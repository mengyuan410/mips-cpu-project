==> flow/design.v <==
module pipe_hazard_detection_unit (
    input clk,
    input waitrequest,
    input logic [31:0] IF_ID_Instruction,
    input logic ID_EX_MemReadEn,
    input logic EX_MEM_MemReadEn,  
    input logic EX_MEM_MemWriteEn,  
    input logic [4:0] EX_MEM_Rdest,
    input logic [4:0] ID_EX_Rdest,
    input logic [4:0] MEM_WB_Rdest,
    output logic PCWrite,
    output logic IF_ID_Write,  
    output logic FetchMemSel,  
    output logic IF_ID_valid,
    output logic Is_JB_stall
);
    logic[5:0] IF_ID_Opcode, IF_ID_Funccode;
    logic[4:0] IF_ID_Rs, IF_ID_Rt;
    logic Verify;
    logic IF_ID_valid_delay1;
    logic Is_LS, Is_LS_next;
    logic Is_General_stall;
    logic Is_valid_hold;
    logic IF_ID_WriteNext;
    logic [31:0] Hold_Instr;
    logic check_stall_valid;
    logic IS_GJ_Stall_next;
    logic IF_ID_Arithmetic_R, IF_ID_Arithmetic_I, IF_ID_Branch_R, IF_ID_Branch_I, IF_ID_J_RS, IF_ID_S, IF_ID_L;    
    assign IF_ID_Opcode = IF_ID_Instruction[31:26];
    assign IF_ID_Rs = IF_ID_Instruction[25:21]; 
    assign IF_ID_Rt = IF_ID_Instruction[20:16];
    assign IF_ID_Funccode = IF_ID_Instruction[5:0];
    assign IF_ID_Arithmetic_R = ((IF_ID_Opcode==6'b000000) && ((IF_ID_Funccode==6'b100001)||(IF_ID_Funccode==6'b100100)||(IF_ID_Funccode==6'b100111)||(IF_ID_Funccode==6'b100101)||
                                                               (IF_ID_Funccode==6'b101010)||(IF_ID_Funccode==6'b101011)||(IF_ID_Funccode==6'b100010)||(IF_ID_Funccode==6'b100011)||
                                                               (IF_ID_Funccode==6'b100110)||(IF_ID_Funccode==6'b000100)||(IF_ID_Funccode==6'b000111)||(IF_ID_Funccode==6'b000110)||
                                                               (IF_ID_Funccode==6'b011010)||(IF_ID_Funccode==6'b011011)||(IF_ID_Funccode==6'b011000)||(IF_ID_Funccode==6'b011001)||
                                                               (IF_ID_Funccode==6'b000000) || (IF_ID_Funccode==6'b000011) || (IF_ID_Funccode==6'b000010)));
    assign IF_ID_Arithmetic_I = ((IF_ID_Opcode==6'b001001) || (IF_ID_Opcode==6'b001100) || (IF_ID_Opcode==6'b001101) || (IF_ID_Opcode==6'b001010) || (IF_ID_Opcode==6'b001011) ||
                                 (IF_ID_Opcode==6'b001110) || ((IF_ID_Opcode==6'b000000) && ((IF_ID_Funccode==6'b010001) || (IF_ID_Funccode==6'b010011))));
    assign IF_ID_Branch_R = ((IF_ID_Opcode==6'b000100) || (IF_ID_Opcode==6'b000101));
    assign IF_ID_Branch_I = ((IF_ID_Opcode==6'b000001) || (IF_ID_Opcode==6'b000111) || (IF_ID_Opcode==6'b000110));
    assign IF_ID_J_RS = (IF_ID_Opcode == 6'b000000 && (IF_ID_Funccode == 6'b001001 || IF_ID_Funccode == 6'b001000));
    assign IF_ID_L = ((IF_ID_Opcode==6'b100000) || (IF_ID_Opcode==6'b100100) || (IF_ID_Opcode==6'b100001) || (IF_ID_Opcode==6'b100101) || (IF_ID_Opcode==6'b100011) || (IF_ID_Opcode==6'b100010) || (IF_ID_Opcode==6'b100110));
    assign IF_ID_S = ((IF_ID_Opcode==6'b101000) || (IF_ID_Opcode==6'b101001) || (IF_ID_Opcode==6'b101011));
    assign check_stall_valid = (IF_ID_WriteNext)? 1 : Is_valid_hold;
    always @(posedge clk) begin
        if(waitrequest == 0)begin
            if( IF_ID_WriteNext == 1)begin
                if(IF_ID_valid == 1)begin
                    Is_valid_hold <= 0;
                end
                else begin
                    Is_valid_hold <= 1;
                end
            end
            else begin
                if(IF_ID_valid)begin
                    Is_valid_hold <= 0;
                end
            end
            Hold_Instr <= IF_ID_Instruction;            
        end
    end
    always @(posedge clk) begin
        if(waitrequest == 0)begin
            Is_LS_next <= Is_LS;
            IF_ID_WriteNext <= IF_ID_Write;
            if(Is_General_stall == 1 || Is_JB_stall == 1)begin
                IS_GJ_Stall_next <= 1;
            end
            else begin
                IS_GJ_Stall_next <= 0;
            end            
        end
    end
    always @(*) begin
       if(Is_General_stall || Is_JB_stall)begin
            IF_ID_Write = 0;
            PCWrite = 0;
        end
        else if(IS_GJ_Stall_next && Is_LS_next && Is_valid_hold == 1)begin
            IF_ID_Write = 0;
            PCWrite = 0;
        end
        else if(Is_LS)begin
            IF_ID_Write = 0;
            PCWrite = 0;
        end
        else begin
            IF_ID_Write = 1;
            PCWrite = 1;
        end
    end
    always @(*) begin
        if(Verify == 0)begin
            IF_ID_valid = 0;
        end
        else if (Is_LS_next || Is_General_stall || Is_JB_stall)begin
            IF_ID_valid = 0;
        end
        else if (IF_ID_Write == 1 && IF_ID_WriteNext == 0 && Is_valid_hold == 0)begin
            IF_ID_valid = 0;
        end
        else begin
            IF_ID_valid = 1;
        end
    end
    always @(*) begin
        if(EX_MEM_MemReadEn || EX_MEM_MemWriteEn)begin
            Is_LS = 1;
            FetchMemSel = 0;
        end
        else begin
            Is_LS = 0;
            FetchMemSel = 1;
        end
        if((ID_EX_MemReadEn==1) && (ID_EX_Rdest==IF_ID_Rs) && (IF_ID_Arithmetic_R||IF_ID_Arithmetic_I) && (check_stall_valid == 1 ))begin
            Is_General_stall = 1;
            Is_JB_stall = 0;
        end
        else if ((ID_EX_MemReadEn==1) && (ID_EX_Rdest==IF_ID_Rt) && (IF_ID_Arithmetic_R) && (check_stall_valid == 1))begin
            Is_JB_stall = 0;
            Is_General_stall = 1;
        end
        else if((ID_EX_MemReadEn == 1) && (ID_EX_Rdest == IF_ID_Rs) && (IF_ID_L || IF_ID_S) && (check_stall_valid == 1))begin
            Is_JB_stall = 0;
            Is_General_stall = 1;
        end
        else if((((IF_ID_Rs == ID_EX_Rdest) && (IF_ID_Branch_I || IF_ID_J_RS))|| (((IF_ID_Rs == ID_EX_Rdest)||(IF_ID_Rt == ID_EX_Rdest)) && IF_ID_Branch_R)) && (check_stall_valid)) begin
            Is_General_stall = 0;
            Is_JB_stall = 1;
        end
        else if((((IF_ID_Rs == EX_MEM_Rdest) && (IF_ID_Branch_I || IF_ID_J_RS))|| ((IF_ID_Rt == EX_MEM_Rdest || IF_ID_Rs == EX_MEM_Rdest) && IF_ID_Branch_R))&&(check_stall_valid))begin
            Is_General_stall = 0;
            Is_JB_stall = 1;
        end
        else if (ID_EX_MemReadEn==1 &&  (IF_ID_Branch_R && ((IF_ID_Rs == ID_EX_Rdest) || (IF_ID_Rt == ID_EX_Rdest)))&& (check_stall_valid))begin  
                Is_General_stall = 0;
                Is_JB_stall = 1;
        end
        else if (ID_EX_MemReadEn==1 && (IF_ID_Branch_I ||IF_ID_J_RS) && (IF_ID_Rs == ID_EX_Rdest) && (check_stall_valid))begin  
                Is_General_stall = 0;
                Is_JB_stall = 1;
        end  
        else if(EX_MEM_MemReadEn==1 && (((IF_ID_Branch_R) &&(EX_MEM_Rdest == IF_ID_Rs || EX_MEM_Rdest == IF_ID_Rt)) ||  ((IF_ID_Branch_I || IF_ID_J_RS) &&(EX_MEM_Rdest == IF_ID_Rs))) && (check_stall_valid))begin
            Is_General_stall = 0;
            Is_JB_stall = 1;
        end
        else if((((MEM_WB_Rdest == IF_ID_Rs || MEM_WB_Rdest == IF_ID_Rt) && (IF_ID_Arithmetic_R || IF_ID_Branch_R)) || ((MEM_WB_Rdest == IF_ID_Rs) && (IF_ID_Arithmetic_I || IF_ID_Branch_I || IF_ID_J_RS)))&& (check_stall_valid))begin
            if(IF_ID_Branch_I || IF_ID_Branch_R)begin
                Is_JB_stall = 1;
                Is_General_stall = 0;
            end
            else begin
                Is_JB_stall = 0;
                Is_General_stall = 1;
            end
        end
        else if ((MEM_WB_Rdest == IF_ID_Rs) && (IF_ID_L || IF_ID_S) && (check_stall_valid))begin
            Is_General_stall = 1;
            Is_JB_stall = 0;
        end
        else if((MEM_WB_Rdest == IF_ID_Rs || MEM_WB_Rdest == IF_ID_Rt) && (IF_ID_S)&& (check_stall_valid))begin
            Is_General_stall = 1;
            Is_JB_stall = 0;
        end
        else begin
            Is_General_stall = 0;
            Is_JB_stall = 0;
        end
    end
    pipe_verify_instr verifyblock(
        .Instruction (IF_ID_Instruction),
        .Verify (Verify)
    ); 
endmodule
module pipe_verify_instr(
    input logic[31:0] Instruction,
    output logic Verify
); 
    logic [5:0] Opcode;
    logic [5:0] Funccode;
    logic [4:0] Rtcode;
    logic [5:0] Sacode;
    logic [4:0] Rscode;
    logic [9:0] RdSacode;
    logic [9:0] RsRtcode;
    logic [14:0] RtRdSacode;
    assign Opcode = Instruction[31:26];
    assign Funccode = Instruction[5:0];
    assign Rtcode = Instruction[20:16];
    assign Rdcode = Instruction[15:11];
    assign Sacode = Instruction[10:6];
    assign Rscode = Instruction[25:21];
    assign RsRtcode = Instruction[25:16];
    assign RtRdSacode = Instruction[20:6];
    always @(*) begin
        if(Instruction == 0)begin
            Verify = 0;
        end
        else begin
            Verify = (((Opcode==0)&(((Funccode==6'b100001 || Funccode==6'b100100 || Funccode==6'b100111 || Funccode==6'b100101 || Funccode==6'b101010 || 
                                  Funccode==6'b101011 || Funccode==6'b100011 || Funccode==6'b100110 || Funccode==6'b000100 || Funccode==6'b000111 ||
                                  Funccode==6'b000110) & Sacode==0) ||
                               ((Funccode==6'b000000 || Funccode==6'b000011 ||  Funccode==6'b000010) & Rscode==0) || 
                               ((Funccode==6'b011010 || Funccode==6'b011011 || Funccode==6'b011000 || Funccode==6'b011001) & RdSacode==0) ||
                               ((Funccode==6'b010000 || Funccode==6'b010010) & RsRtcode==0 & Sacode==0) || 
                               ((Funccode==6'b010001 || Funccode==6'b010011) & RtRdSacode==0))) ||
                  Opcode==6'b001001 || Opcode==6'b001100 || Opcode==6'b001111 || Opcode==6'b001010 || Opcode==6'b001011 || Opcode==6'b001110 ||
                  Opcode==6'b000100 || Opcode==6'b000101 || Opcode==6'b000010 || Opcode==6'b000011 || Opcode==6'b100000 || Opcode==6'b100100 ||
                  Opcode==6'b100001 || Opcode==6'b100101 || Opcode==6'b100011 || Opcode==6'b101000 || Opcode==6'b101001 || Opcode==6'b101011 ||
                  Opcode==6'b100010 || Opcode==6'b100110 || Opcode==6'b001101 ||
                  (Opcode==6'b000001 & (Rtcode==5'b00001 || Rtcode==5'b10001 || Rtcode==5'b00000 || Rtcode==5'b10000)) ||
                  ((Opcode==6'b000111 || Opcode==6'b000110) & Rtcode==5'b00000) ||
                  (Opcode==6'b000000 & Rtcode==0 & Sacode==0 & Funccode==6'b001001) ||
                  (Opcode==6'b000000 & RtRdSacode==0 & Funccode==6'b001000))? 1: 0;
        end
    end
endmodule
From RTL to reports: pipe_hazard_detection_unit
What the tools print for pipe_hazard_detection_unit, step after step.
Lines are those of the file above, counted from 1.
Cell names lack the library's common part.
{ "inputs": {"design": "pipe_hazard_detection_unit", "clock_port": "clk", "lib": "sky130hd", "pvt_corner": "tt_025C_1v80"} }

After elaboration
Yosys after proc, flatten, opt, wreduce and memory -nomap, before mapping. Memory bits, and registers merged into a memory's read port (data or address), are not among the register bits. Print and check cells are not counted.
{ "bits": {"ff_bits": 4, "in_bits": 52, "output_inout_bits": 5, "wordCells": 267} }
{ "op_classes": {"equal": 61, "n_mux": 37, "bitwise": 17, "reduce_and_logical": 148} }
{ "ops": {"columns": ["operator", "n"], "rows": [
  ["equality test 6 bit (second input constant)", 19],
  ["logical OR 1 bit", 100],
  ["equality test 6 x 4 -> 1 bit (second input constant)", 9],
  ["equality test 5 bit", 10],
  ["equality test 6 x 5 -> 1 bit (second input constant)", 8],
  ["equality test 6 x 3 -> 1 bit (second input constant)", 7],
  ["logical AND 1 bit", 37],
  ["2-to-1 mux 1 bit", 37],
  ["logical NOT 32 bit", 1],
  ["equality test 6 x 2 -> 1 bit (second input constant)", 4],
  ["logical NOT 10 bit", 2],
  ["logical NOT 6 bit", 3],
  ["logical NOT 15 bit", 1],
  ["bitwise AND 1 bit", 14],
  ["equality test 5 bit (second input constant)", 2],
  ["logical NOT 5 bit", 2],
  ["equality test 6 x 1 -> 1 bit (second input constant)", 1],
  ["equality test 5 x 1 -> 1 bit (second input constant)", 1],
  ["NOT 1 bit", 3],
  ["AND reduction 2 bit", 1],
  ["nonzero test 2 bit", 1]
]} }

Depth
Yosys ltp: most cells in a row. Word level: on the elaborated netlist, between registers, memories and ports. Mapped: between sequential cells and ports; inverters and the memories' decode and read muxes count.
{ "depth": {"ltp_word": 47, "abc_area": 0, "ltp_mapped": 8} }

Synthesis result
Source: synth_stat.txt of the flow (Yosys; design flattened, memories mapped). It holds for the ABC_AREA given above (unset counts as 0); a run with the other value may have another netlist.
{ "synth_totals": {"mapped_cells": 159, "synth_area_um2": 1163.6, "sequential_area_um2": 120.1, "flip_flops": 4, "buffers": 9} }
{ "by_type": {"columns": ["cell_type", "n"], "rows": [
  ["xor2_1", 17],
  ["edfxtp_1", 4],
  ["xnor2_1", 13],
  ["nor3_1", 10],
  ["a21oi_1", 9],
  ["nor2_1", 11],
  ["nand2_1", 10],
  ["nand3_1", 7],
  ["buf_6", 3],
  ["nand3b_1", 4],
  ["and3_1", 4],
  ["nor4_1", 4],
  ["o21ai_0", 5],
  ["or3_1", 4],
  ["nor4b_4", 1],
  ["o31ai_1", 3],
  ["a32o_1", 2],
  ["buf_2", 4]
]} }
Not listed: further types 31, cells in them 44.
By module: a second synthesis without flattening, with its own total; a netlist apart from the flattened one above.
{ "unflattened": {"hier_cells": 168, "area_unflattened_um2": 1252.5} }
Rows give one instance, submodules left out.
{ "modules": {"columns": ["module", "instances", "cells", "mod_area_um2", "mod_seq_area_um2"], "rows": [
  ["pipe_hazard_detection_unit", 1, 128, 950.9, 120.1],
  ["pipe_verify_instr", 1, 40, 301.5, 0.0]
]} }

Path before layout
Path of least setup slack by OpenSTA after synthesis, without wires, with an ideal clock, recovery checks aside; 20% of the period is set as input and as output delay. Where synthesis merged equal registers, the netlist keeps one of their names.
{ "synth_timing": {"kind": "input-to-output", "startpoint": "in IF_ID_Instruction[26]", "endpoint": "out PCWrite", "tclk_ps": 3110, "out_delay_ps": 622, "launch_ps": 622, "arrival_time_ps": 2398, "t_required_ps": 2488, "slack_ps": 90, "path_delay_ps": 1776, "path_stages": 8, "n_path_buf": 2, "period_less_setup_slack_ps": 3020} }
"path_delay_ps" = arrival - input delay + setup time.
At an output port there is no setup time.
"path_stages" counts driving pins, that of a launching flip-flop among them; a cell with two outputs on the path counts twice.
"period_less_setup_slack_ps" is the clock period less the worst setup slack; recovery checks do not enter. This is arithmetic on one report: input and output delays are still those of the set period (20% each).
Between the ends stands the longest chain of elaborated cells between them, by number of cells; it is not shown to be the way that was timed. Of several equally long chains one is given.
Each line given opens the expression or statement behind the cell; cells for indexed reads and writes are added by Yosys, which also makes memories of some case tables.
{ "synth_via": {"cell_sequence": "buf_2 nor3_1 and2_2 a32oi_1 o221ai_1 o21a_1 nor4_1 buf_4", "elab_chain_cells": 23} }
{ "synth_lines": {"columns": ["item", "line", "rtl"], "rows": [
  ["from (decl)", 4, "input logic [31:0] IF_ID_Instruction,"],
  ["equality test 6 x 4 -> 1 bit", 38, "assign IF_ID_Arithmetic_I = ((IF_ID_Opcode==6'b001001) || (IF_ID_Opcode==6'b001100) || (IF_ID_Opcode==6'b00110 ..."],
  ["logical OR 1 bit x6", 38, null],
  ["logical OR 1 bit x2", 149, "else if((((MEM_WB_Rdest == IF_ID_Rs || MEM_WB_Rdest == IF_ID_Rt) && (IF_ID_Arithmetic_R || IF_ID_Branch_R)) || ..."],
  ["logical AND 1 bit", 149, null],
  ["logical OR 1 bit", 149, null],
  ["logical AND 1 bit", 149, null],
  ["2-to-1 mux 1 bit", 149, null],
  ["(+3 left out)", null, null],
  ["2-to-1 mux 1 bit", 133, "else if((((IF_ID_Rs == EX_MEM_Rdest) && (IF_ID_Branch_I || IF_ID_J_RS))|| ((IF_ID_Rt == EX_MEM_Rdest || IF_ID_ ..."],
  ["2-to-1 mux 1 bit", 129, "else if((((IF_ID_Rs == ID_EX_Rdest) && (IF_ID_Branch_I || IF_ID_J_RS))|| (((IF_ID_Rs == ID_EX_Rdest)||(IF_ID_R ..."],
  ["2-to-1 mux 1 bit", 125, "else if((ID_EX_MemReadEn == 1) && (ID_EX_Rdest == IF_ID_Rs) && (IF_ID_L || IF_ID_S) && (check_stall_valid == 1 ..."],
  ["2-to-1 mux 1 bit", 121, "else if ((ID_EX_MemReadEn==1) && (ID_EX_Rdest==IF_ID_Rt) && (IF_ID_Arithmetic_R) && (check_stall_valid == 1))b ..."],
  ["2-to-1 mux 1 bit", 117, "if((ID_EX_MemReadEn==1) && (ID_EX_Rdest==IF_ID_Rs) && (IF_ID_Arithmetic_R||IF_ID_Arithmetic_I) && (check_stall ..."],
  ["logical OR 1 bit", 77, "if(Is_General_stall || Is_JB_stall)begin"],
  ["2-to-1 mux 1 bit", 77, null],
  ["to (decl)", 11, "output logic PCWrite,"]
]} }
Some nets on the timed path still bear RTL names; the line given drives or declares the net.
{ "synth_nets": {"columns": ["signal", "line"], "rows": [
  ["IF_ID_Write", 77]
]} }

--- runs ---
Settings of 2 stored flow runs for module pipe_hazard_detection_unit (sky130hd), not sorted in any way. The constraints put input and output delay at 20% of the set period each and load the outputs with 0.01 pF.
[
  {
    "run": "flow run A",
    "settings": { "period_ns": 2.18, "CORE_UTILIZATION": 53, "SETUP_SLACK_MARGIN": 0.54, "PLACE_DENSITY": 0.54, "CORE_ASPECT_RATIO": 0.78, "CORE_MARGIN": 8, "CELL_PAD_IN_SITES_GLOBAL_PLACEMENT": 2, "CELL_PAD_IN_SITES_DETAIL_PLACEMENT": 0, "GPL_TIMING_DRIVEN": 1, "CAP_MARGIN": 20, "SLEW_MARGIN": 20 },
    "outcome": "not finished: placement ended with error GPL-0301"
  },
  {
    "run": "flow run B",
    "settings": { "period_ns": 4.75, "CORE_UTILIZATION": 69, "SETUP_SLACK_MARGIN": 0.57, "PLACE_DENSITY": 0.71, "CORE_MARGIN": 9, "CELL_PAD_IN_SITES_GLOBAL_PLACEMENT": 1, "ABC_AREA": 1, "CTS_CLUSTER_SIZE": 42, "CTS_CLUSTER_DIAMETER": 358, "MIN_ROUTING_LAYER": "met2", "CAP_MARGIN": 20, "SLEW_MARGIN": 20 },
    "outcome": "not finished: placement ended with error GPL-0301"
  }
]
--- end ---
